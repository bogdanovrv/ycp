==> flow/design.v <==
module 	SILAR_generator 
#(parameter		TEST_IMAGE	=	0 )
(
	input			logic				clk_i,
	output		logic	[13:0]	data_o
);
localparam				VALID_PIX	=	640;
localparam				VALID_LINES	=	480;
localparam				ALL_PIX		=	1500;
localparam				ALL_LINES	=	500;
localparam				OFFSET		=	10;
logic	[$clog2(ALL_PIX):0]		cnt_pix;
logic	[$clog2(ALL_LINES):0]	cnt_line;
logic									Vsync, Hsync, Pixsync;
always_ff @ ( posedge clk_i ) begin
	cnt_pix		<= ( cnt_pix < ALL_PIX - 1 ) ? cnt_pix + 1'b1 : '0;
	if ( cnt_pix == OFFSET )
		cnt_line <= ( cnt_line < ALL_LINES - 1 ) ? cnt_line + 1'b1 : '0;
end
always_comb begin
	Hsync		=	( cnt_pix < ALL_PIX - VALID_PIX*2 );
	Vsync		=	( cnt_line < ( ALL_LINES - VALID_LINES ) );
	Pixsync	=	( ~cnt_pix[0] );
end
logic									prev_Hsync, prev_Vsync;
logic				[7:0]				data_frame, data_line;
logic				[7:0]				data;
always_ff @ ( posedge clk_i ) begin
	prev_Hsync	<= Hsync;
	prev_Vsync	<= Vsync;
	case ( TEST_IMAGE )
		0	: begin
			data_frame	<= ( ~prev_Vsync && Vsync ) ? data_frame + 1'b1 : data_frame;
			data_line	<= ( ~prev_Hsync && Hsync ) ? data_line + 1'b1 : ( ( Vsync ) ? '0 : data_line );
		end
		1	: begin
			data_frame	<= ( ~prev_Vsync && Vsync ) ? data_frame - 1'b1 : data_frame;
			data_line	<= ( ~prev_Hsync && Hsync ) ? data_line + 1'b1 : ( ( Vsync ) ? '0 : data_line );	
		end
		2	: begin
			data_frame	<=	( ~prev_Vsync && Vsync ) ? data_frame + 1'b1 : data_frame;
			data_line	<= '0;
		end
		3	: begin
			data_frame	<=	( ~prev_Vsync && Vsync ) ? data_frame - 1'b1 : data_frame;
			data_line	<= '0;
		end
		default : begin
			data_frame	<= '0;
			data_line	<= '0;
		end
	endcase
	if ( ~Hsync && ~Vsync )
		data	<=	( ~Pixsync ) ? data + 1'b1 : data;
	else
		data	<= data_frame + data_line;
end
always_ff @ ( posedge clk_i ) begin
	data_o[13:12]	<= '0;
	data_o[11]		<= Vsync;
	data_o[10]		<=	Hsync;
	data_o[9]		<= Pixsync;
	data_o[8]		<= ( ~Pixsync ) ? ^{ 2'd0, data[7:2] } : ^{ data[1:0], 6'd0 };
	data_o[7:0]		<= ( ~Pixsync ) ?  { 2'd0, data[7:2] } :  { data[1:0], 6'd0 };
end
endmodule
* Reports on SILAR_generator *
The steps from the RTL of SILAR_generator to its reports follow in flow order.
Lines are those of the file above, counted from 1.
Library cell names are shortened.
The mark -- stands for no value.

design
  top = SILAR_generator
  clock = clk_i
  standard-cell library = sky130hd
  library corner = tt_025C_1v80

* Word-level counts *
Yosys after proc, flatten, opt, wreduce and memory -nomap, before mapping. Memory bits, and registers merged into a memory's read port (data or address), are not among the register bits. Print and check cells are not counted. Equal cells are merged and count once.

storage and ports
  output and inout port bits = 14
  register bits = 60
  elaborated cells = 38

cells by class
  $add $sub $neg = 6
  magnitude comparators = 4
  bitwise logic cells = 5
  eq/ne operators = 2
  multiplexer cells = 5
  reduce/logical cells = 6

operators with widths
  kind                                                                     count
  8-bit two-way mux                                                        4
  8-bit by 1-bit adder with 8-bit output (second input constant)           3
  8-bit XOR reduction                                                      2
  12-bit by 1-bit adder with 12-bit output (second input constant)         1
  12-bit by 11-bit < comparator with 1-bit output (second input constant)  1
  12-bit by 4-bit equality test with 1-bit output (second input constant)  1
  12-bit by 8-bit < comparator with 1-bit output (second input constant)   1
  10-bit by 1-bit adder with 10-bit output (second input constant)         1
  10-bit by 5-bit < comparator with 1-bit output (second input constant)   1
  10-bit by 9-bit < comparator with 1-bit output (second input constant)   1
  8-bit adder                                                              1
  1-bit inverter                                                           5
  1-bit logical AND                                                        3
  2-bit inequality test (second input constant)                            1
  2-bit nonzero test                                                       1
  1-bit two-way mux                                                        1

* Depth *
Depth = most cells in a row (Yosys ltp): at word level without a register or memory, in the mapped netlist without a sequential cell, where the memories' decode and read muxes count.

depth
  depth after elaboration = 4
  ABC_AREA = 0
  gate-level depth with buffers = 7
  depth with buffers taken out = 7

* Synthesis result *
The flow's flattened synthesis, as Yosys stat reports it; memories are mapped. The netlist is that of the ABC_AREA named above (0 if unset); the other value can give another one.

synthesis totals
  flip-flop cells = 58
  mapped area = 3007.9 um^2
  buffer cells = 11
  mapped cells = 290

cell types
  type      count  total area (um^2)
  edfxtp_1  34     1.02E+03
  dfxtp_1   24     480.461
  xnor2_1   23     201.443
  ha_1      15     187.68
  xor2_1    13     113.859
  nor2_1    25     93.84
  nand3_1   16     80.077
  nor3_1    16     80.077
  a21oi_1   13     65.062
  inv_1     16     60.058
  nand2_1   16     60.058
  and2_1    8      50.048
  o21ai_0   8      40.038
  buf_4     5      37.536
  nand4_1   6      37.536
  or3_1     4      25.024
  nor4_4    1      21.27
  buf_2     4      20.019

Other cell types: 31; their cells: 43.

* Path before layout *
Source: OpenSTA report_checks on the synthesized netlist (no wires, ideal clock, input and output delay 20% of the period each), path of least setup slack; recovery checks are left aside. Register names are those of the netlist, which keeps one name where synthesis merged equal registers.

timing path post-synthesis
  path type = register -> register
  start = register data_frame[0]
  end = register data[6]
  data arrival time = 1725 ps
  period = 2220 ps
  setup slack = 335 ps
  setup time = 160 ps
  delay of the path = 1885 ps
  stages = 8
  required time = 2060 ps
  path buffers = 0
  synthesis period reached = 1885 ps

"delay of the path" = arrival - input delay + setup time.
"stages" counts driving pins, that of a launching flip-flop among them; a cell with two outputs on the path counts twice.
"synthesis period reached" is the clock period less the worst setup slack; recovery checks do not enter. This is arithmetic on one report: input and output delays are still those of the set period (20% each).
The rows between start and end are the longest chain of elaborated cells between them; the timing report does not say that the signal goes this way. Where chains are equally long, one stands for them.
A line is the first line of the expression or statement that the cell stems from. Yosys adds cells for indexed reads and writes and turns some case tables into memories.
At most two assigning lines are given for a register; there are more.

between the ends, post-synthesis
  cells stage by stage = edfxtp_1 -> ha_1 -> inv_1 -> fa_1 -> nor2b_1 -> o31a_1 -> or4_1 -> a41oi_1
  cells in the longest elaborated chain = 2

ends and longest elaborated chain, post-synthesis
  item                RTL line  RTL
  start: declaration  26        logic [7:0] data_frame, data_line;
  start: assignment   33        data_frame <= ( ~prev_Vsync && Vsync ) ? data_frame + 1'b1 : data_frame;
  start: assignment   37        data_frame <= ( ~prev_Vsync && Vsync ) ? data_frame - 1'b1 : data_frame;
  8-bit adder         56        data <= data_frame + data_line;
  8-bit two-way mux   53        if ( ~Hsync && ~Vsync )
  end: assignment     54        data <= ( ~Pixsync ) ? data + 1'b1 : data;
  end: assignment     56
  end: declaration    27        logic [7:0] data;

* Path in the finished layout *
From the final timing report of record 1: the path of least setup slack in the routed layout; clock arrival at registers is part of the times.
The report prints the path's times to 10 ps; the period is as set.

timing path post-layout
  path type = register -> register
  start = register data_frame[0]
  end = register data[6]
  period = 2330 ps
  data arrival time = 2150 ps
  setup slack = 360 ps
  stages = 8
  setup time = 160 ps
  required time = 2510 ps
  path buffers = 0

The rows between start and end are the longest chain of elaborated cells between them; the timing report does not say that the signal goes this way. Where chains are equally long, one stands for them.
At most two assigning lines are given for a register; there are more.

between the ends, post-layout
  cells stage by stage = edfxtp_1 -> ha_4 -> inv_2 -> fa_2 -> nor2b_2 -> o31a_1 -> or4_1 -> a41oi_2
  cells in the longest elaborated chain = 2

ends and longest elaborated chain, post-layout
  item                RTL line  RTL
  start: declaration  26        logic [7:0] data_frame, data_line;
  start: assignment   33        data_frame <= ( ~prev_Vsync && Vsync ) ? data_frame + 1'b1 : data_frame;
  start: assignment   37        data_frame <= ( ~prev_Vsync && Vsync ) ? data_frame - 1'b1 : data_frame;
  8-bit adder         56        data <= data_frame + data_line;
  8-bit two-way mux   53        if ( ~Hsync && ~Vsync )
  end: assignment     54        data <= ( ~Pixsync ) ? data + 1'b1 : data;
  end: assignment     56
  end: declaration    27        logic [7:0] data;

Subject: SILAR_generator on sky130hd, stored results

Hello all,

Module SILAR_generator, platform sky130hd: 2 stored runs of the flow (Yosys, OpenROAD) with differing settings, in no particular order. Input and output delays are each 20% of the period that was set; the output load is 0.01 pF.
"achieved clock period" means the clock period less the worst setup slack. The figure is calculated, with input and output delays left at 20% of the set period.
"worst setup path time" is the time allowed to the run's worst setup path (the clock period less input and output delay, where it has them) less its slack. Clock arrival times count: a late capture clock shortens it, a late launch clock lengthens it.
"power": no workload was simulated; the value follows from the tool's default switching activity.
"worst setup path time" is given in steps of 10 ps.

Record 1
==> flow/run.sh <==
#!/bin/bash
# the make line also repeats the synthesis and layout settings of config.mk as NAME=value (left out here)
make -C /OpenROAD-flow-scripts/flow DESIGN_CONFIG=/design/flow/config.mk WORK_HOME=/design/flow/orfs CLKGATE_MAP_FILE= finish
==> flow/config.mk <==
export PLATFORM = sky130hd
export DESIGN_NAME = SILAR_generator
export DESIGN_NICKNAME = SILAR_generator
export VERILOG_FILES = /design/flow/design.v
export SDC_FILE = /design/flow/constraint.sdc
export NUM_CORES = 4
export LEC_CHECK = 0
export CAP_MARGIN = 20
export CORE_MARGIN = 2
export CORE_UTILIZATION = 40
export SETUP_SLACK_MARGIN = 0.66
export SLEW_MARGIN = 20
==> flow/constraint.sdc <==
create_clock -name core_clock -period 2.33 [get_ports {clk_i}]
set_input_delay 0.4660 -clock core_clock [delete_from_list [all_inputs] [get_ports {clk_i}]]
set_output_delay 0.4660 -clock core_clock [all_outputs]
set_load 0.01 [all_outputs]

==> results of record 1 <==
chip area after synthesis (Yosys): 3007.9 um^2
die area: 8229.2 um^2
standard-cell area of the final layout: 3783.6 um^2
utilization: 52.2 %
worst setup slack after layout: 363 ps
total negative slack: 0 ps
worst hold slack: 525 ps
power: 0.002471 W
achieved clock period: 1967 ps
worst setup path time: 1970 ps
worst setup path kind: register -> register

Record 2
==> flow/run.sh <==
#!/bin/bash
# the make line also repeats the synthesis and layout settings of config.mk as NAME=value (left out here)
make -C /OpenROAD-flow-scripts/flow DESIGN_CONFIG=/design/flow/config.mk WORK_HOME=/design/flow/orfs CLKGATE_MAP_FILE= finish
==> flow/config.mk <==
export PLATFORM = sky130hd
export DESIGN_NAME = SILAR_generator
export DESIGN_NICKNAME = SILAR_generator
export VERILOG_FILES = /design/flow/design.v
export SDC_FILE = /design/flow/constraint.sdc
export NUM_CORES = 4
export LEC_CHECK = 0
export CAP_MARGIN = 20
export CELL_PAD_IN_SITES_GLOBAL_PLACEMENT = 3
export CORE_ASPECT_RATIO = 1.99
export CORE_MARGIN = 2
export CORE_UTILIZATION = 20
export CTS_CLUSTER_SIZE = 45
export GPL_ROUTABILITY_DRIVEN = 1
export GPL_TIMING_DRIVEN = 0
export MAX_ROUTING_LAYER = met4
export MIN_ROUTING_LAYER = met2
export SETUP_SLACK_MARGIN = 0.32
export SLEW_MARGIN = 10
export TNS_END_PERCENT = 95
==> flow/constraint.sdc <==
create_clock -name core_clock -period 1.54 [get_ports {clk_i}]
set_input_delay 0.3080 -clock core_clock [delete_from_list [all_inputs] [get_ports {clk_i}]]
set_output_delay 0.3080 -clock core_clock [all_outputs]
set_load 0.01 [all_outputs]

==> results of record 2 <==
chip area after synthesis (Yosys): 3007.9 um^2
die area: 16095.0 um^2
standard-cell area of the final layout: 4921.0 um^2
utilization: 33.2 %
worst setup slack after layout: -454 ps
total negative slack: -4590 ps
worst hold slack: 527 ps
power: 0.004395 W
achieved clock period: 1994 ps
worst setup path time: 1990 ps
worst setup path kind: register -> register

Thanks
